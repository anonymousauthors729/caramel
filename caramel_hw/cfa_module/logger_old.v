==> flow/design.v <==
module logger_old (
    ram_dout,                       
    read_addr,                       
    write_addr,                       
    ram_cen,                        
    ram_clk,                        
    ram_din1,                       
    ram_din2,                       
    ram_wen                         
);
parameter MEM_SIZE   =  256;        
parameter ADDR_MSB   =  7;          
output      [15:0] ram_dout;        
input [ADDR_MSB:0] read_addr;         
input [ADDR_MSB:0] write_addr;        
input              ram_cen;           
input              ram_clk;           
input       [15:0] ram_din1;          
input       [15:0] ram_din2;          
input        [1:0] ram_wen;           
(* ram_style = "block" *) reg         [15:0] mem [0:(MEM_SIZE/2)-1]; 
reg         [ADDR_MSB:0] ram_addr_reg;
reg        [15:0] mem_val;
integer i;
initial 
    begin
        for(i=0; i<MEM_SIZE; i=i+1)
        begin
            mem[i] <= 0;
        end
        ram_addr_reg <= 0;
        mem_val <=  mem[0];
    end
always @(posedge ram_clk)
    begin
        if (ram_wen & write_addr<MEM_SIZE/2)
        begin
            mem[write_addr]             <= ram_din1;
            mem[write_addr+1'b1]        <= ram_din2;
        end
    end
assign ram_dout = mem[read_addr] & {16{~ram_cen}};
endmodule  
### From RTL to reports: logger_old

The steps from the RTL of logger_old to its reports follow in flow order.
Line numbers count from 1 in the design file above.
Cell names lack the library's common part.
The mark - stands for no value.

| set-up | value |
|---|---|
| top module | logger_old |
| clock | ram_clk |
| cell library | sky130hd |
| timing corner | tt_025C_1v80 |

### After elaboration

Counts by Yosys on the flattened word-level netlist (proc, flatten, opt, wreduce; memories kept). Register bits leave out memories and registers merged into their read ports (data or address); mux counts leave out enables and synchronous resets folded into registers. Print and check cells are left out. Cells with the same type and inputs are merged into one.
Yosys's memory passes give these memory sizes; they may raise the number of words (mostly to a power of two), join words into wider ones and drop unused or constant bits.

| cells by class | value |
|---|---|
| add/subtract/negate cells | 1 |
| order comparisons | 1 |
| multiplexer cells | 5 |
| bitwise operators | 3 |
| reduce/logical cells | 1 |

Operators by type and width:

| cell | number |
|---|---|
| 2-to-1 mux 16 bit | 2 |
| bitwise AND 16 bit | 1 |
| 2-to-1 mux 7 bit | 2 |
| < comparator 8 bit with constant B | 1 |
| adder 7 x 1 -> 7 bit with constant B | 1 |
| bitwise AND 2 x 1 -> 2 bit | 1 |
| nonzero test 2 bit | 1 |
| inverter 1 bit | 1 |
| 2-to-1 mux 1 bit | 1 |

| bit counts | value |
|---|---|
| register bits after elaboration | 0 |
| RAM bits | 2048 |
| memory cells | 1 |
| input bits | 52 |
| output and inout bits | 16 |
| word-level cells | 12 |

Memory list:

| name | words | width | read ports | write ports | RTL line | source |
|---|---|---|---|---|---|---|
| mem | 128 | 16 | 1 | 2 | 21 | `(* ram_style = "block" *) reg         [15:0] mem [0:(MEM_SIZE/2)-1];` |

### Longest topological paths

Longest topological path by Yosys (ltp), each cell counted once; first at word level (registers and memories cut), then after technology mapping (sequential cells cut; the memories' decode and read muxes count).

| logic depth | value |
|---|---|
| depth in word-level cells | 4 |
| ABC_AREA | 0 |
| gate-level depth with buffers | 10 |
| gate-level depth less buffers | 6 |

### Mapped cells and area

The flow's flattened synthesis, as Yosys stat reports it; memories are mapped. The netlist is that of the ABC_AREA named above (0 if unset); the other value can give another one.
Totals and module areas in this step are rounded.

| synthesis totals | value |
|---|---|
| cells in the netlist | 6631 |
| synthesis area | 106000 um^2 |
| sequential part of the area | 61500 um^2 |
| flip-flop cells | 2048 |
| buffer cells | 846 |

Cells by type:

| type | number | total area (um^2) |
|---|---|---|
| edfxtp_1 | 2048 | 6.15E+04 |
| mux2_2 | 2052 | 2.31E+04 |
| mux4_2 | 414 | 9.32E+03 |
| mux2i_1 | 237 | 2.37E+03 |
| clkbuf_1 | 627 | 2.35E+03 |
| nand3_1 | 368 | 1.84E+03 |
| nor3_2 | 68 | 680.653 |
| a22oi_1 | 79 | 593.069 |
| o21bai_1 | 70 | 525.504 |
| nand4_1 | 81 | 506.736 |
| buf_4 | 60 | 450.432 |
| buf_1 | 94 | 352.838 |
| buf_2 | 64 | 320.307 |
| o21ai_0 | 59 | 295.283 |
| nand2_1 | 46 | 172.666 |
| nor3_4 | 10 | 162.656 |
| nand3_2 | 16 | 160.154 |
| nand2_2 | 19 | 118.864 |

Not listed: further types 44, cells in them 219.

### Worst setup path after synthesis

Path of least setup slack by OpenSTA after synthesis, without wires, with an ideal clock, recovery checks aside; 20% of the period is set as input and as output delay. Where synthesis merged equal registers, the netlist keeps one of their names.

| timing path after synthesis | value |
|---|---|
| path type | input -> register |
| from | input write_addr[0] |
| to | memory mem[64][0] |
| period | 3550 ps |
| external input delay | 710 ps |
| library setup time | 411 ps |
| launch time at the first pin | 710 ps |
| data arrival time | 3307 ps |
| required time | 3139 ps |
| setup slack | -169 ps |
| path delay | 3008 ps |
| stages on the path | 9 |
| path buffers | 3 |
| synthesis period reached | 3719 ps |

"path delay" is the arrival time less input delay plus setup time.
"stages on the path": output pins that drive a net of the path, with the launching flip-flop's if there is one; two outputs of one cell count as two.
"synthesis period reached" is the clock period less the worst setup slack; recovery checks do not enter. This is arithmetic on one report: input and output delays are still those of the set period (20% each).
Between the ends stands the longest chain of elaborated cells between them, by number of cells; it is not shown to be the way that was timed. Of several equally long chains one is given.
A line is the first line of the expression or statement that the cell stems from. Yosys adds cells for indexed reads and writes and turns some case tables into memories.
Only ways into the end's enable, where the timed path ends, are counted here.

| on the way, after synthesis | value |
|---|---|
| path through | ha_1 > buf_2 > nand3_1 > or3_1 > buf_2 > a2111oi_4 > nand2_2 > buf_2 > o21ai_0 |
| length of the longest elaborated chain | 4 |
| elaborated cells between the ends (all ways) | 7 |
| RTL lines with such cells | 2 |
| those cells by class | add/sub (1); compare (1); mux (3); logic (1); reduce/logical (1) |

RTL lines, path after synthesis:

| what | RTL line | source |
|---|---|---|
| start: declaration | 15 | `input [ADDR_MSB:0] write_addr;` |
| < comparator 8 bit | 36 | `if (ram_wen & write_addr<MEM_SIZE/2)` |
| bitwise AND 2 x 1 -> 2 bit | 36 |  |
| nonzero test 2 bit | 36 |  |
| 2-to-1 mux 7 bit | 36 |  |
| end: declaration | 21 | `(* ram_style = "block" *) reg         [15:0] mem [0:(MEM_SIZE/2)-1];` |

### Worst path after layout

From the final timing report of record 2: the path of least setup slack in the routed layout; clock arrival at registers is part of the times.
The report prints the path's times to 10 ps; the period is as set.

| timing path after layout | value |
|---|---|
| path type | input -> output |
| from | input read_addr[0] |
| to | output ram_dout[4] |
| period | 4730 ps |
| external input delay | 950 ps |
| output delay | 950 ps |
| launch time at the first pin | 950 ps |
| data arrival time | 3990 ps |
| required time | 3780 ps |
| setup slack | -210 ps |
| stages on the path | 11 |
| path buffers | 6 |

Between the ends stands the longest chain of elaborated cells between them, by number of cells; it is not shown to be the way that was timed. Of several equally long chains one is given.
A memory read counts as a cell of the chain, while the word-level depth stops at memories.

| on the way, after layout | value |
|---|---|
| path through | buf_16 > buf_6 > buf_16 > mux4_2 > nand3_2 > nand4_1 > buf_4 > nor4_4 > buf_4 > a41oi_4 > buf_6 |
| length of the longest elaborated chain | 2 |
| elaborated cells between the ends (all ways) | 2 |
| RTL lines with such cells | 2 |
| those cells by class | logic (1); memory (1) |

RTL lines, path after layout:

| what | RTL line | source |
|---|---|---|
| start: declaration | 14 | `input [ADDR_MSB:0] read_addr;` |
| memory read (128 x 16 bit) | 21 | `(* ram_style = "block" *) reg         [15:0] mem [0:(MEM_SIZE/2)-1];` |
| bitwise AND 16 bit | 42 | `assign ram_dout = mem[read_addr] & {16{~ram_cen}};` |
| end: declaration | 13 | `output      [15:0] ram_dout;` |

Flow measurements of logger_old on sky130hd: 2 stored runs with different settings, listed in no order. Input and output delays are each 20% of the period that was set; the output load is 0.01 pF.
"achieved period": clock period set for the run, less the worst setup slack. It is reckoned from that one timing run; input and output delays stay at 20% of the period that was set.
"time of the worst setup path" = time allowed to the worst setup path (clock period - input delay - output delay, where it has them) - its slack; a late launch clock adds to it, a late capture clock takes from it.
"total design power" is the tool's figure for a default switching activity; nothing was simulated.
"time of the worst setup path" is known to 10 ps.
Results are given in rounded form.

#### Record 1

| setting | value |
|---|---|
| period_ns | `2.64` |
| CORE_UTILIZATION | `65` |
| SETUP_SLACK_MARGIN | `-0.05` |
| PLACE_DENSITY_LB_ADDON | `0.1` |
| TNS_END_PERCENT | `85` |
| ABC_AREA | `1` |
| GPL_TIMING_DRIVEN | `1` |
| SLEW_MARGIN | `15` |
| MIN_ROUTING_LAYER | `met2` |
| CAP_MARGIN | `20` |
| CORE_MARGIN | `2` |

Not finished: routing ended with error GRT-0116.

#### Record 2

| setting | value |
|---|---|
| period_ns | `4.73` |
| SETUP_SLACK_MARGIN | `-0.08` |
| CAP_MARGIN | `20` |
| CORE_MARGIN | `2` |
| CORE_UTILIZATION | `40` |
| SLEW_MARGIN | `20` |

| result | value |
|---|---|
| post-route worst hold slack | 676 ps |
| post-route setup TNS | -1010 ps |
| total design power | 41.2 mW |
| worst setup slack after layout | -210 ps |
| area of the die | 270000 um^2 |
| time of the worst setup path | 3050 ps |
| kind of the worst setup path | input -> output |
| standard-cell area of the final layout | 124000 um^2 |
| area of the synthesized netlist | 106000 um^2 |
| utilization after layout | 0.467 |
| achieved period | 4940 ps |
